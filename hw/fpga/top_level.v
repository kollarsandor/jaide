==> flow/design.v <==
module top_level (
    input wire clk,
    input wire rst_n,
    input  wire [15:0] axi_awaddr,
    input  wire        axi_awvalid,
    output wire        axi_awready,
    input  wire [2:0]  axi_awprot,
    input  wire [31:0] axi_wdata,
    input  wire [3:0]  axi_wstrb,
    input  wire        axi_wvalid,
    output wire        axi_wready,
    output wire [1:0]  axi_bresp,
    output wire        axi_bvalid,
    input  wire        axi_bready,
    input  wire [15:0] axi_araddr,
    input  wire        axi_arvalid,
    output wire        axi_arready,
    input  wire [2:0]  axi_arprot,
    output wire [31:0] axi_rdata,
    output wire [1:0]  axi_rresp,
    output wire        axi_rvalid,
    input  wire        axi_rready,
    output wire [31:0] mem_addr,
    output wire [15:0] mem_wdata,
    input  wire [15:0] mem_rdata,
    output wire        mem_we,
    output wire        mem_oe,
    output wire        mem_ce,
    input  wire        mem_ready,
    output wire [7:0]  led_status,
    output wire        led_error,
    output wire        irq_out
);
    wire reset;
    assign reset = !rst_n;
    reg [31:0] control_reg;
    reg [31:0] status_reg;
    reg [31:0] config_reg;
    reg [31:0] result_reg;
    wire [63:0] ssi_search_key;
    wire [31:0] ssi_root_addr;
    wire        ssi_start;
    wire [31:0] ssi_result_addr;
    wire        ssi_found;
    wire [7:0]  ssi_depth;
    wire        ssi_done;
    wire [63:0] ranker_query_hash;
    wire [63:0] ranker_segment_id;
    wire [63:0] ranker_segment_pos;
    wire [31:0] ranker_base_score;
    wire        ranker_valid;
    wire [31:0] ranker_final_score;
    wire [15:0] ranker_rank;
    wire        ranker_done;
    wire [31:0] arbiter_mem_addr;
    wire [15:0] arbiter_mem_wdata;
    wire        arbiter_mem_we;
    wire        arbiter_mem_req;
    wire        arbiter_grant;
    wire [3:0]  client_req;
    wire [3:0]  client_grant;
    localparam ADDR_CONTROL   = 16'h0000;
    localparam ADDR_STATUS    = 16'h0004;
    localparam ADDR_CONFIG    = 16'h0008;
    localparam ADDR_RESULT    = 16'h000C;
    localparam ADDR_SSI_KEY_L = 16'h0010;
    localparam ADDR_SSI_KEY_H = 16'h0014;
    localparam ADDR_SSI_ROOT  = 16'h0018;
    localparam ADDR_SSI_RES   = 16'h001C;
    localparam ADDR_RNK_HASH_L= 16'h0020;
    localparam ADDR_RNK_HASH_H= 16'h0024;
    localparam ADDR_RNK_SEG_L = 16'h0028;
    localparam ADDR_RNK_SEG_H = 16'h002C;
    localparam ADDR_RNK_POS_L = 16'h0030;
    localparam ADDR_RNK_POS_H = 16'h0034;
    localparam ADDR_RNK_SCORE = 16'h0038;
    localparam ADDR_RNK_RES   = 16'h003C;
    reg [1:0] axi_wr_state;
    reg [1:0] axi_rd_state;
    localparam AXI_IDLE  = 2'b00;
    localparam AXI_ADDR  = 2'b01;
    localparam AXI_DATA  = 2'b10;
    localparam AXI_RESP  = 2'b11;
    reg [15:0] wr_addr_reg;
    reg [15:0] rd_addr_reg;
    reg [31:0] rd_data_reg;
    reg axi_awready_reg;
    reg axi_wready_reg;
    reg axi_bvalid_reg;
    reg axi_arready_reg;
    reg axi_rvalid_reg;
    reg [1:0] axi_bresp_reg;
    reg [1:0] axi_rresp_reg;
    assign axi_awready = axi_awready_reg;
    assign axi_wready  = axi_wready_reg;
    assign axi_bvalid  = axi_bvalid_reg;
    assign axi_bresp   = axi_bresp_reg;
    assign axi_arready = axi_arready_reg;
    assign axi_rvalid  = axi_rvalid_reg;
    assign axi_rdata   = rd_data_reg;
    assign axi_rresp   = axi_rresp_reg;
    reg [63:0] ssi_key_reg;
    reg [31:0] ssi_root_reg;
    reg [31:0] ssi_result_reg;
    reg [63:0] ranker_hash_reg;
    reg [63:0] ranker_seg_reg;
    reg [63:0] ranker_pos_reg;
    reg [31:0] ranker_score_reg;
    reg [31:0] ranker_result_reg;
    always @(posedge clk or posedge reset) begin
        if (reset) begin
            axi_wr_state <= AXI_IDLE;
            axi_awready_reg <= 1'b0;
            axi_wready_reg <= 1'b0;
            axi_bvalid_reg <= 1'b0;
            axi_bresp_reg <= 2'b00;
            wr_addr_reg <= 16'h0;
            control_reg <= 32'h0;
            config_reg <= 32'h0;
            ssi_key_reg <= 64'h0;
            ssi_root_reg <= 32'h0;
            ranker_hash_reg <= 64'h0;
            ranker_seg_reg <= 64'h0;
            ranker_pos_reg <= 64'h0;
            ranker_score_reg <= 32'h0;
        end else begin
            case (axi_wr_state)
                AXI_IDLE: begin
                    axi_bvalid_reg <= 1'b0;
                    if (axi_awvalid && axi_wvalid) begin
                        axi_awready_reg <= 1'b1;
                        axi_wready_reg <= 1'b1;
                        wr_addr_reg <= axi_awaddr;
                        axi_wr_state <= AXI_DATA;
                    end
                end
                AXI_DATA: begin
                    axi_awready_reg <= 1'b0;
                    axi_wready_reg <= 1'b0;
                    case (wr_addr_reg)
                        ADDR_CONTROL: control_reg <= axi_wdata;
                        ADDR_CONFIG: config_reg <= axi_wdata;
                        ADDR_SSI_KEY_L: ssi_key_reg[31:0] <= axi_wdata;
                        ADDR_SSI_KEY_H: ssi_key_reg[63:32] <= axi_wdata;
                        ADDR_SSI_ROOT: ssi_root_reg <= axi_wdata;
                        ADDR_RNK_HASH_L: ranker_hash_reg[31:0] <= axi_wdata;
                        ADDR_RNK_HASH_H: ranker_hash_reg[63:32] <= axi_wdata;
                        ADDR_RNK_SEG_L: ranker_seg_reg[31:0] <= axi_wdata;
                        ADDR_RNK_SEG_H: ranker_seg_reg[63:32] <= axi_wdata;
                        ADDR_RNK_POS_L: ranker_pos_reg[31:0] <= axi_wdata;
                        ADDR_RNK_POS_H: ranker_pos_reg[63:32] <= axi_wdata;
                        ADDR_RNK_SCORE: ranker_score_reg <= axi_wdata;
                    endcase
                    axi_bresp_reg <= 2'b00;
                    axi_bvalid_reg <= 1'b1;
                    axi_wr_state <= AXI_RESP;
                end
                AXI_RESP: begin
                    if (axi_bready) begin
                        axi_bvalid_reg <= 1'b0;
                        axi_wr_state <= AXI_IDLE;
                    end
                end
                default: axi_wr_state <= AXI_IDLE;
            endcase
        end
    end
    always @(posedge clk or posedge reset) begin
        if (reset) begin
            axi_rd_state <= AXI_IDLE;
            axi_arready_reg <= 1'b0;
            axi_rvalid_reg <= 1'b0;
            axi_rresp_reg <= 2'b00;
            rd_addr_reg <= 16'h0;
            rd_data_reg <= 32'h0;
        end else begin
            case (axi_rd_state)
                AXI_IDLE: begin
                    axi_rvalid_reg <= 1'b0;
                    if (axi_arvalid) begin
                        axi_arready_reg <= 1'b1;
                        rd_addr_reg <= axi_araddr;
                        axi_rd_state <= AXI_DATA;
                    end
                end
                AXI_DATA: begin
                    axi_arready_reg <= 1'b0;
                    case (rd_addr_reg)
                        ADDR_CONTROL: rd_data_reg <= control_reg;
                        ADDR_STATUS: rd_data_reg <= status_reg;
                        ADDR_CONFIG: rd_data_reg <= config_reg;
                        ADDR_RESULT: rd_data_reg <= result_reg;
                        ADDR_SSI_KEY_L: rd_data_reg <= ssi_key_reg[31:0];
                        ADDR_SSI_KEY_H: rd_data_reg <= ssi_key_reg[63:32];
                        ADDR_SSI_ROOT: rd_data_reg <= ssi_root_reg;
                        ADDR_SSI_RES: rd_data_reg <= ssi_result_reg;
                        ADDR_RNK_HASH_L: rd_data_reg <= ranker_hash_reg[31:0];
                        ADDR_RNK_HASH_H: rd_data_reg <= ranker_hash_reg[63:32];
                        ADDR_RNK_SEG_L: rd_data_reg <= ranker_seg_reg[31:0];
                        ADDR_RNK_SEG_H: rd_data_reg <= ranker_seg_reg[63:32];
                        ADDR_RNK_POS_L: rd_data_reg <= ranker_pos_reg[31:0];
                        ADDR_RNK_POS_H: rd_data_reg <= ranker_pos_reg[63:32];
                        ADDR_RNK_SCORE: rd_data_reg <= ranker_score_reg;
                        ADDR_RNK_RES: rd_data_reg <= ranker_result_reg;
                        default: rd_data_reg <= 32'hDEADBEEF;
                    endcase
                    axi_rresp_reg <= 2'b00;
                    axi_rvalid_reg <= 1'b1;
                    axi_rd_state <= AXI_RESP;
                end
                AXI_RESP: begin
                    if (axi_rready) begin
                        axi_rvalid_reg <= 1'b0;
                        axi_rd_state <= AXI_IDLE;
                    end
                end
                default: axi_rd_state <= AXI_IDLE;
            endcase
        end
    end
    assign ssi_search_key = ssi_key_reg;
    assign ssi_root_addr = ssi_root_reg;
    assign ssi_start = control_reg[0];
    assign ranker_query_hash = ranker_hash_reg;
    assign ranker_segment_id = ranker_seg_reg;
    assign ranker_segment_pos = ranker_pos_reg;
    assign ranker_base_score = ranker_score_reg;
    assign ranker_valid = control_reg[1];
    always @(posedge clk or posedge reset) begin
        if (reset) begin
            ssi_result_reg <= 32'h0;
            ranker_result_reg <= 32'h0;
            status_reg <= 32'h0;
        end else begin
            if (ssi_done) begin
                ssi_result_reg <= ssi_result_addr;
                status_reg[0] <= ssi_found;
                status_reg[15:8] <= ssi_depth;
            end
            if (ranker_done) begin
                ranker_result_reg <= ranker_final_score;
                status_reg[1] <= 1'b1;
                status_reg[31:16] <= ranker_rank;
            end
        end
    end
    assign mem_addr = arbiter_mem_addr;
    assign mem_wdata = arbiter_mem_wdata;
    assign mem_we = arbiter_mem_we;
    assign mem_oe = !arbiter_mem_we && arbiter_mem_req;
    assign mem_ce = arbiter_mem_req;
    assign led_status = {
        ssi_done,
        ranker_done,
        arbiter_mem_req,
        mem_ready,
        client_grant[3:0]
    };
    assign led_error = (status_reg[0] == 1'b0) && ssi_done;
    assign irq_out = ssi_done || ranker_done;
endmodule
* Tool chain data of top_level
Tool output for the design above, in the order of the flow.
Line numbers count from 1 in the design file above.
Operators carry their Yosys type and port widths (W data, S select, Z words).
Library cell names are shortened.
Not given: -
- Design top :: top_level
- Clock :: clk
- Cell library :: sky130hd
- Timing corner :: tt_025C_1v80

* Word level
Yosys after proc, flatten, opt, wreduce and memory -nomap, before mapping. Memory bits, and registers merged into a memory's read port (data or address), are not among the register bits. Print and check cells are not counted. Equal cells are merged and count once.
- Eq/ne operators :: 34
- Muxes and demuxes :: 15
- Bitwise gates (word level) :: 1
- Reduce/logical cells :: 33
** Operator list (count)
- $pmux W32 S16 :: 1
- $eq A16 B6 Y1 const B :: 15
- $eq A16 B5 Y1 const B :: 7
- $eq A16 B4 Y1 const B :: 3
- $reduce_and A2 Y1 :: 20
- $logic_not A16 Y1 :: 2
- $eq A16 B3 Y1 const B :: 1
- $pmux W2 S3 :: 2
- $eq A2 B2 Y1 const B :: 4
- $ne A2 B2 Y1 const B :: 4
- $mux W2 :: 4
- $reduce_bool A3 Y1 :: 2
- $pmux W1 S3 :: 2
- $logic_not A2 Y1 :: 2
- $reduce_bool A2 Y1 :: 2
- $pmux W1 S2 :: 2
- $mux W1 :: 4
- $logic_and A1 B1 Y1 :: 3
- $logic_or A1 B1 Y1 :: 1
- $not A1 Y1 :: 1
- $logic_not A1 Y1 :: 1
- Bits in registers :: 546
- Output and inout port bits :: 102
- Cells after elaboration :: 110

* Depth
Longest topological path by Yosys (ltp), each cell counted once; first at word level (registers and memories cut), then after technology mapping (sequential cells cut; the memories' decode and read muxes count).
- Depth in word-level cells :: 3
- ABC_AREA :: 0
- Depth in mapped cells :: 10

* After synthesis
Source: synth_stat.txt of the flow (Yosys; design flattened, memories mapped). It holds for the ABC_AREA given above (unset counts as 0); a run with the other value may have another netlist.
- Cells in the netlist :: 1443
- Chip area (Yosys) :: 0.0200567 mm^2
- Sequential part of the area :: 0.0114635 mm^2
- Flip-flops :: 458
- Buffer cells :: 183
** Cells by type (count)
- dfrtp_1 :: 456
- mux2_2 :: 416
- a222oi_1 :: 52
- buf_4 :: 69
- a22oi_1 :: 38
- a221oi_1 :: 31
- nor4_4 :: 11
- clkbuf_1 :: 57
- a22o_1 :: 23
- nand2_1 :: 41
- buf_2 :: 26
- nand4_1 :: 16
- a21oi_1 :: 19
- buf_1 :: 25
- nor2_1 :: 25
- nor4_2 :: 7
- a31oi_1 :: 13
- nand3_1 :: 13
Not listed: further types 35, cells in them 105.

* Path before layout
Path of least setup slack by OpenSTA after synthesis, without wires, with an ideal clock, recovery checks aside; 20% of the period is set as input and as output delay. Where synthesis merged equal registers, the netlist keeps one of their names.
- Path kind :: register to register
- From :: reg rd_addr_reg[13]
- To :: reg rd_data_reg[23]
- Period :: 2.65 ns
- Setup time :: 0.136 ns
- Launch time at the first pin :: 0.000 ns
- Arrival time :: 2.152 ns
- Path slack :: 0.362 ns
- Path delay :: 2.288 ns
- Driving pins on the path :: 11
- Buffers on the path :: 4
- Period reached after synthesis :: 2.288 ns
"path delay" = arrival - input delay + setup time.
"driving pins on the path" counts driving pins, that of a launching flip-flop among them; a cell with two outputs on the path counts twice.
"period reached after synthesis" is the clock period less the worst setup slack; recovery checks do not enter. This is arithmetic on one report: input and output delays are still those of the set period (20% each).
Between the ends stands the longest chain of elaborated cells between them, by number of cells; it is not shown to be the way that was timed. Of several equally long chains one is given.
A line is the first line of the expression or statement that the cell stems from. Yosys adds cells for indexed reads and writes and turns some case tables into memories.
A register here has more assigning lines than the two given.
- Cell sequence :: dfrtp_1 > or4_4 > buf_6 > buf_6 > buf_6 > nor2_2 > nand4_1 > buf_2 > a221oi_1 > and3_1 > a31oi_1
- Cells in the longest elaborated chain :: 2
** Ends and longest elaborated chain, post-synthesis
- start: declaration :: RTL line 85 : reg [15:0] rd_addr_reg;
- start: assignment :: RTL line 174 : rd_addr_reg <= 16'h0;
- start: assignment :: RTL line 182 : rd_addr_reg <= axi_araddr;
- $eq A16 B6 Y1 :: RTL line 188 : case (rd_addr_reg)
- $pmux W32 S16 :: RTL line 188
- end: assignment :: RTL line 189 : ADDR_CONTROL: rd_data_reg <= control_reg;
- end: assignment :: RTL line 190 : ADDR_STATUS: rd_data_reg <= status_reg;
- end: declaration :: RTL line 86 : reg [31:0] rd_data_reg;

* Timing after layout
From the final timing report of flow run A: the path of least setup slack in the routed layout; clock arrival at registers is part of the times.
- Path kind :: register to register
- From :: reg rd_addr_reg[1]
- To :: reg rd_data_reg[5]
- Period :: 4.73 ns
- Setup time :: 0.02 ns
- Launch time at the first pin :: 0.60 ns
- Arrival time :: 3.81 ns
- Path slack :: 1.48 ns
- Driving pins on the path :: 7
- Buffers on the path :: 1
Between the ends stands the longest chain of elaborated cells between them, by number of cells; it is not shown to be the way that was timed. Of several equally long chains one is given.
A register here has more assigning lines than the two given.
- Cell sequence :: dfrtp_1 > or4b_1 > nor4_4 > buf_4 > a222oi_1 > nand4_1 > o21a_1
- Cells in the longest elaborated chain :: 2
** Ends and longest elaborated chain, after layout
- start: declaration :: RTL line 85 : reg [15:0] rd_addr_reg;
- start: assignment :: RTL line 174 : rd_addr_reg <= 16'h0;
- start: assignment :: RTL line 182 : rd_addr_reg <= axi_araddr;
- $eq A16 B6 Y1 :: RTL line 188 : case (rd_addr_reg)
- $pmux W32 S16 :: RTL line 188
- end: assignment :: RTL line 189 : ADDR_CONTROL: rd_data_reg <= control_reg;
- end: assignment :: RTL line 190 : ADDR_STATUS: rd_data_reg <= status_reg;
- end: declaration :: RTL line 86 : reg [31:0] rd_data_reg;

==> results <==
Measured data: module top_level, platform sky130hd, 2 stored runs of the flow under differing settings, order arbitrary. Input and output delays are each 20% of the period that was set; the output load is 0.01 pF.
"achieved clock period" = clock period - worst setup slack. The figure is calculated, with input and output delays left at 20% of the set period.
"time of the worst setup path" = time allowed to the worst setup path (clock period - input delay - output delay, where it has them) - its slack; a late launch clock adds to it, a late capture clock takes from it.
"power" is the tool's figure for a default switching activity; nothing was simulated.

* Flow run A
** Files
==> flow/run.sh <==
#!/bin/bash
# the make line also repeats the synthesis and layout settings of config.mk as NAME=value (left out here)
make -C /OpenROAD-flow-scripts/flow DESIGN_CONFIG=/design/flow/config.mk WORK_HOME=/design/flow/orfs CLKGATE_MAP_FILE= finish
==> flow/config.mk <==
export PLATFORM = sky130hd
export DESIGN_NAME = top_level
export DESIGN_NICKNAME = top_level
export VERILOG_FILES = /design/flow/design.v
export SDC_FILE = /design/flow/constraint.sdc
export NUM_CORES = 4
export LEC_CHECK = 0
export CAP_MARGIN = 20
export CELL_PAD_IN_SITES_GLOBAL_PLACEMENT = 3
export CORE_MARGIN = 2
export CORE_UTILIZATION = 54
export CTS_CLUSTER_DIAMETER = 269
export CTS_CLUSTER_SIZE = 88
export GPL_ROUTABILITY_DRIVEN = 1
export MIN_ROUTING_LAYER = met1
export SETUP_SLACK_MARGIN = 0.13
export SLEW_MARGIN = 35
==> flow/constraint.sdc <==
create_clock -name core_clock -period 4.73 [get_ports {clk}]
set_input_delay 0.9460 -clock core_clock [delete_from_list [all_inputs] [get_ports {clk}]]
set_output_delay 0.9460 -clock core_clock [all_outputs]
set_load 0.01 [all_outputs]
** Results
- Mapped cell area after synthesis :: 0.0200567 mm^2
- Die footprint :: 0.0386988 mm^2
- Standard-cell area after layout :: 0.021677 mm^2
- Utilization :: 59.2 %
- Worst setup slack after layout :: 1.475 ns
- Total negative slack :: 0.000 ns
- Power :: 6.664 mW
- Achieved clock period :: 3.255 ns
- Time of the worst setup path :: 3.25 ns
- Kind of the worst setup path :: register to register

* Flow run B
** Files
==> flow/run.sh <==
#!/bin/bash
# the make line also repeats the synthesis and layout settings of config.mk as NAME=value (left out here)
make -C /OpenROAD-flow-scripts/flow DESIGN_CONFIG=/design/flow/config.mk WORK_HOME=/design/flow/orfs CLKGATE_MAP_FILE= finish
==> flow/config.mk <==
export PLATFORM = sky130hd
export DESIGN_NAME = top_level
export DESIGN_NICKNAME = top_level
export VERILOG_FILES = /design/flow/design.v
export SDC_FILE = /design/flow/constraint.sdc
export NUM_CORES = 4
export LEC_CHECK = 0
export CAP_MARGIN = 20
export CELL_PAD_IN_SITES_DETAIL_PLACEMENT = 1
export CORE_ASPECT_RATIO = 1.53
export CORE_MARGIN = 2
export CORE_UTILIZATION = 48
export GPL_ROUTABILITY_DRIVEN = 0
export PLACE_DENSITY = 0.57
export SLEW_MARGIN = 20
==> flow/constraint.sdc <==
create_clock -name core_clock -period 4.58 [get_ports {clk}]
set_input_delay 0.9160 -clock core_clock [delete_from_list [all_inputs] [get_ports {clk}]]
set_output_delay 0.9160 -clock core_clock [all_outputs]
set_load 0.01 [all_outputs]
** Results
- Mapped cell area after synthesis :: 0.0200567 mm^2
- Die footprint :: 0.0434736 mm^2
- Standard-cell area after layout :: 0.0230846 mm^2
- Utilization :: 56.0 %
- Worst setup slack after layout :: 1.500 ns
- Total negative slack :: 0.000 ns
- Power :: 9.306 mW
- Achieved clock period :: 3.080 ns
- Time of the worst setup path :: 3.08 ns
- Kind of the worst setup path :: register to register
